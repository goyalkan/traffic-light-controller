==> flow/design.v <==
`timescale 1ns / 1ps
module traffic_light (
    input wire clock,
    input wire reset,
    output reg [2:0] light_A,   
    output reg [2:0] light_B    
);
    parameter GREEN  = 3'b001;
    parameter YELLOW = 3'b010;
    parameter RED    = 3'b100;
    parameter A_GREEN  = 0;  
    parameter A_YELLOW = 1;
    parameter B_GREEN  = 2;
    parameter B_YELLOW = 3;
    parameter GREEN_TIME  = 10;
    parameter YELLOW_TIME = 3;
    reg [1:0] state;
    reg [4:0] counter;
    always @(posedge clock or posedge reset) begin
        if (reset) begin
            state <= A_GREEN;
            counter <= 0;
            light_A <= GREEN;
            light_B <= RED;
        end
        else begin
            case (state)
            A_GREEN: begin
                light_A <= GREEN;
                light_B <= RED;
                if (counter == GREEN_TIME - 1) begin
                    state <= A_YELLOW;
                    counter <= 0;
                end
                else begin
                    counter <= counter + 1;
                end
            end
            A_YELLOW: begin
                light_A <= YELLOW;
                light_B <= RED;
                if (counter == YELLOW_TIME - 1) begin
                    state <= B_GREEN;
                    counter <= 0;
                end
                else begin
                    counter <= counter + 1;
                end
            end
            B_GREEN: begin
                light_A <= RED;
                light_B <= GREEN;
                if (counter == GREEN_TIME - 1) begin
                    state <= B_YELLOW;
                    counter <= 0;
                end
                else begin
                    counter <= counter + 1;
                end
            end
            B_YELLOW: begin
                light_A <= RED;
                light_B <= YELLOW;
                if (counter == YELLOW_TIME - 1) begin
                    state <= A_GREEN;
                    counter <= 0;
                end
                else begin
                    counter <= counter + 1;
                end
            end
            default: begin
                state <= A_GREEN;
                counter <= 0;
                light_A <= GREEN;
                light_B <= RED;
            end
            endcase
        end
    end
endmodule
Tool chain data of traffic_light
Tool output for the design above, in the order of the flow.
Line numbers count from 1 in the design file above.
Cell names lack the library's common part.
{"block": "setup", "design": "traffic_light", "clk_port": "clock", "cell_library": "sky130hd", "lib_corner": "tt_025C_1v80"}

Word-level counts
Yosys after proc, flatten, opt, wreduce and memory -nomap, before mapping. Memory bits, and registers merged into a memory's read port (data or address), are not among the register bits. Print and check cells are not counted. Equal cells are merged and count once.
{"block": "bits", "wordCells": 31, "regBits": 13, "output_inout_bits": 6, "input_bits": 2}
{"block": "op_classes", "n_eq": 9, "mux": 10, "n_addsub": 1, "reduce_logical": 7}
{"block": "ops", "operator": "3-bit case mux with 3-bit select", "count": 2}
{"block": "ops", "operator": "5-bit case mux with 2-bit select", "count": 1}
{"block": "ops", "operator": "5-bit two-way mux", "count": 2}
{"block": "ops", "operator": "2-bit != test with constant B", "count": 4}
{"block": "ops", "operator": "2-bit OR reduction", "count": 4}
{"block": "ops", "operator": "2-bit case mux with 4-bit select", "count": 1}
{"block": "ops", "operator": "2-bit two-way mux", "count": 4}
{"block": "ops", "operator": "5-bit by 1-bit adder with 5-bit output with constant B", "count": 1}
{"block": "ops", "operator": "5-bit by 2-bit == test with 1-bit output with constant B", "count": 1}
{"block": "ops", "operator": "5-bit by 4-bit == test with 1-bit output with constant B", "count": 1}
{"block": "ops", "operator": "5-bit AND reduction", "count": 1}
{"block": "ops", "operator": "2-bit == test with constant B", "count": 2}
{"block": "ops", "operator": "4-bit nonzero test", "count": 1}
{"block": "ops", "operator": "2-bit by 1-bit == test with 1-bit output with constant B", "count": 1}
{"block": "ops", "operator": "2-bit logical NOT", "count": 1}

Depth
Depth = most cells in a row (Yosys ltp): at word level without a register or memory, in the mapped netlist without a sequential cell, where the memories' decode and read muxes count.
{"block": "logic_depth", "depth_word": 3, "abc_area": 0, "ltp_mapped": 5, "mapped_depth_nobuf": 5}

After synthesis
The flow's flattened synthesis, as Yosys stat reports it; memories are mapped. The netlist is that of the ABC_AREA named above (0 if unset); the other value can give another one.
Totals and module areas in this step are rounded.
{"block": "by_type", "type": "dfrtp_1", "count": 12, "area_total_um2": 300.288}
{"block": "by_type", "type": "dfstp_2", "count": 3, "area_total_um2": 78.826}
{"block": "by_type", "type": "ha_1", "count": 3, "area_total_um2": 37.536}
{"block": "by_type", "type": "a22o_1", "count": 4, "area_total_um2": 35.034}
{"block": "by_type", "type": "nor2_1", "count": 6, "area_total_um2": 22.522}
{"block": "by_type", "type": "xnor2_1", "count": 2, "area_total_um2": 17.517}
{"block": "by_type", "type": "nand4bb_2", "count": 1, "area_total_um2": 16.266}
{"block": "by_type", "type": "inv_1", "count": 4, "area_total_um2": 15.014}
{"block": "by_type", "type": "mux2i_2", "count": 1, "area_total_um2": 13.763}
{"block": "by_type", "type": "or4b_4", "count": 1, "area_total_um2": 13.763}
{"block": "by_type", "type": "clkbuf_1", "count": 3, "area_total_um2": 11.261}
{"block": "by_type", "type": "nand3_1", "count": 2, "area_total_um2": 10.01}
{"block": "by_type", "type": "nor4b_1", "count": 1, "area_total_um2": 8.758}
{"block": "by_type", "type": "xor2_1", "count": 1, "area_total_um2": 8.758}
{"block": "by_type", "type": "or2_2", "count": 1, "area_total_um2": 6.256}
{"block": "by_type", "type": "nor3_1", "count": 1, "area_total_um2": 5.005}
{"block": "by_type", "type": "nand2_1", "count": 1, "area_total_um2": 3.754}
{"block": "synth_totals", "seqArea_um2": 379.1, "area_um2": 604.3, "ff_cells": 15, "buf_cells": 3, "cell_count": 47}

Path before layout
Path of least setup slack by OpenSTA after synthesis, without wires, with an ideal clock, recovery checks aside; 20% of the period is set as input and as output delay. Where synthesis merged equal registers, the netlist keeps one of their names.
{"block": "synth_path", "path_kind": "register to register", "startpoint": "reg counter[0]", "endpoint": "reg counter[2]", "launch_ps": 0, "driving_pins": 6, "setup_time_ps": 127, "clock_period_ps": 1370, "path_buffers": 0, "required_ps": 1243, "setup_slack_ps": -95, "arrival_time_ps": 1339, "delay_ps": 1466, "synth_period_reached_ps": 1465}
"delay_ps" is the arrival time less input delay plus setup time.
"driving_pins": output pins that drive a net of the path, with the launching flip-flop's if there is one; two outputs of one cell count as two.
"synth_period_reached_ps" is the clock period less the worst setup slack; recovery checks do not enter. This is arithmetic on one report: input and output delays are still those of the set period (20% each).
Between the ends stands the longest chain of elaborated cells between them, by number of cells; it is not shown to be the way that was timed. Of several equally long chains one is given.
A line is the first line of the expression or statement that the cell stems from. Yosys adds cells for indexed reads and writes and turns some case tables into memories.
A register here has more assigning lines than the two given.
{"block": "synth_via", "path_cell_list": "dfrtp_1 -> inv_1 -> ha_1 -> or4b_4 -> mux2i_2 -> nor2_1", "elab_chain_len": 3, "cone_cells": 6, "classes_between": "add/sub: 1; eq/ne: 2; mux: 3"}
{"block": "synth_rtl", "element": "start, declared", "line": 18, "rtl": "reg [4:0] counter;"}
{"block": "synth_rtl", "element": "start, assigned", "line": 36, "rtl": "counter <= counter + 1;"}
{"block": "synth_rtl", "element": "start, assigned", "line": 47, "rtl": "counter <= counter + 1;"}
{"block": "synth_rtl", "element": "5-bit by 1-bit adder with 5-bit output", "line": 47}
{"block": "synth_rtl", "element": "5-bit two-way mux", "line": 42, "rtl": "if (counter == YELLOW_TIME - 1) begin"}
{"block": "synth_rtl", "element": "5-bit case mux with 2-bit select", "line": 27, "rtl": "case (state)"}
{"block": "synth_rtl", "element": "end, assigned", "line": 36}
{"block": "synth_rtl", "element": "end, assigned", "line": 47}
{"block": "synth_rtl", "element": "end, declared", "line": 18}

Timing after layout
From the final timing report of run A: the path of least setup slack in the routed layout; clock arrival at registers is part of the times.
The report prints the path's times to 10 ps; the period is as set.
{"block": "layout_path", "path_kind": "register to output", "startpoint": "reg light_B[2]", "endpoint": "out light_B[2]", "driving_pins": 2, "path_buffers": 1, "launch_ps": 310, "arrival_time_ps": 1410, "setup_slack_ps": 940, "output_delay_ps": 590, "clock_period_ps": 2940, "required_ps": 2350}
A register here has more assigning lines than the two given.
{"block": "layout_via", "path_cell_list": "dfstp_2 -> clkdlybuf4s50_1", "elab_chain_len": 0, "cone_cells": 0, "cone_lines": 0}
{"block": "layout_rtl", "element": "start, declared", "line": 6, "rtl": "output reg [2:0] light_B"}
{"block": "layout_rtl", "element": "start, assigned", "line": 24, "rtl": "light_B <= RED;"}
{"block": "layout_rtl", "element": "start, assigned", "line": 30, "rtl": "light_B <= RED;"}
{"block": "layout_rtl", "element": "end, declared", "line": 6}

Hand-over note for traffic_light

Record of 2 stored runs of the RTL-to-layout flow on traffic_light, platform sky130hd. The runs are unordered. Constraints: input delay and output delay 20% of the set period each, output load 0.01 pF.
"achievedPeriod_ps" means the clock period less the worst setup slack. The figure is calculated, with input and output delays left at 20% of the set period.
"worst_path_ps" = time allowed to the worst setup path (clock period - input delay - output delay, where it has them) - its slack; a late launch clock adds to it, a late capture clock takes from it.
"total_power_w": no workload was simulated; the value follows from the tool's default switching activity.
"worst_path_ps" is given in steps of 10 ps.
Results are given in rounded form.

{"run": "run A", "settings": { "period_ns": 2.94, "CORE_UTILIZATION": 62, "PLACE_DENSITY_LB_ADDON": 0.11, "CELL_PAD_IN_SITES_DETAIL_PLACEMENT": 1, "TNS_END_PERCENT": 35, "ABC_AREA": 0, "MAX_ROUTING_LAYER": "met4", "CAP_MARGIN": 20, "CORE_MARGIN": 2, "SLEW_MARGIN": 20 }, "results": { "cell_area_final_um2": 701.9, "total_power_w": 0.0003203, "holdWs_ps": 468, "yosys.chip_area_um2": 604.3, "final_util_frac": 0.761, "worst_path_ps": 1410, "worst_setup_path_type": "register to output", "achievedPeriod_ps": 1995, "ws_setup_ps": 945, "tns_ps": 0, "dieArea_um2": 1240 }}
{"run": "run B", "settings": { "period_ns": 1.11, "CORE_UTILIZATION": 57, "SETUP_SLACK_MARGIN": -0.1, "CORE_ASPECT_RATIO": 0.56, "SLEW_MARGIN": 5, "CAP_MARGIN": 20, "CORE_MARGIN": 2 }, "outcome": "no final report: floorplanning broke off with PDN-0185"}

End of note.
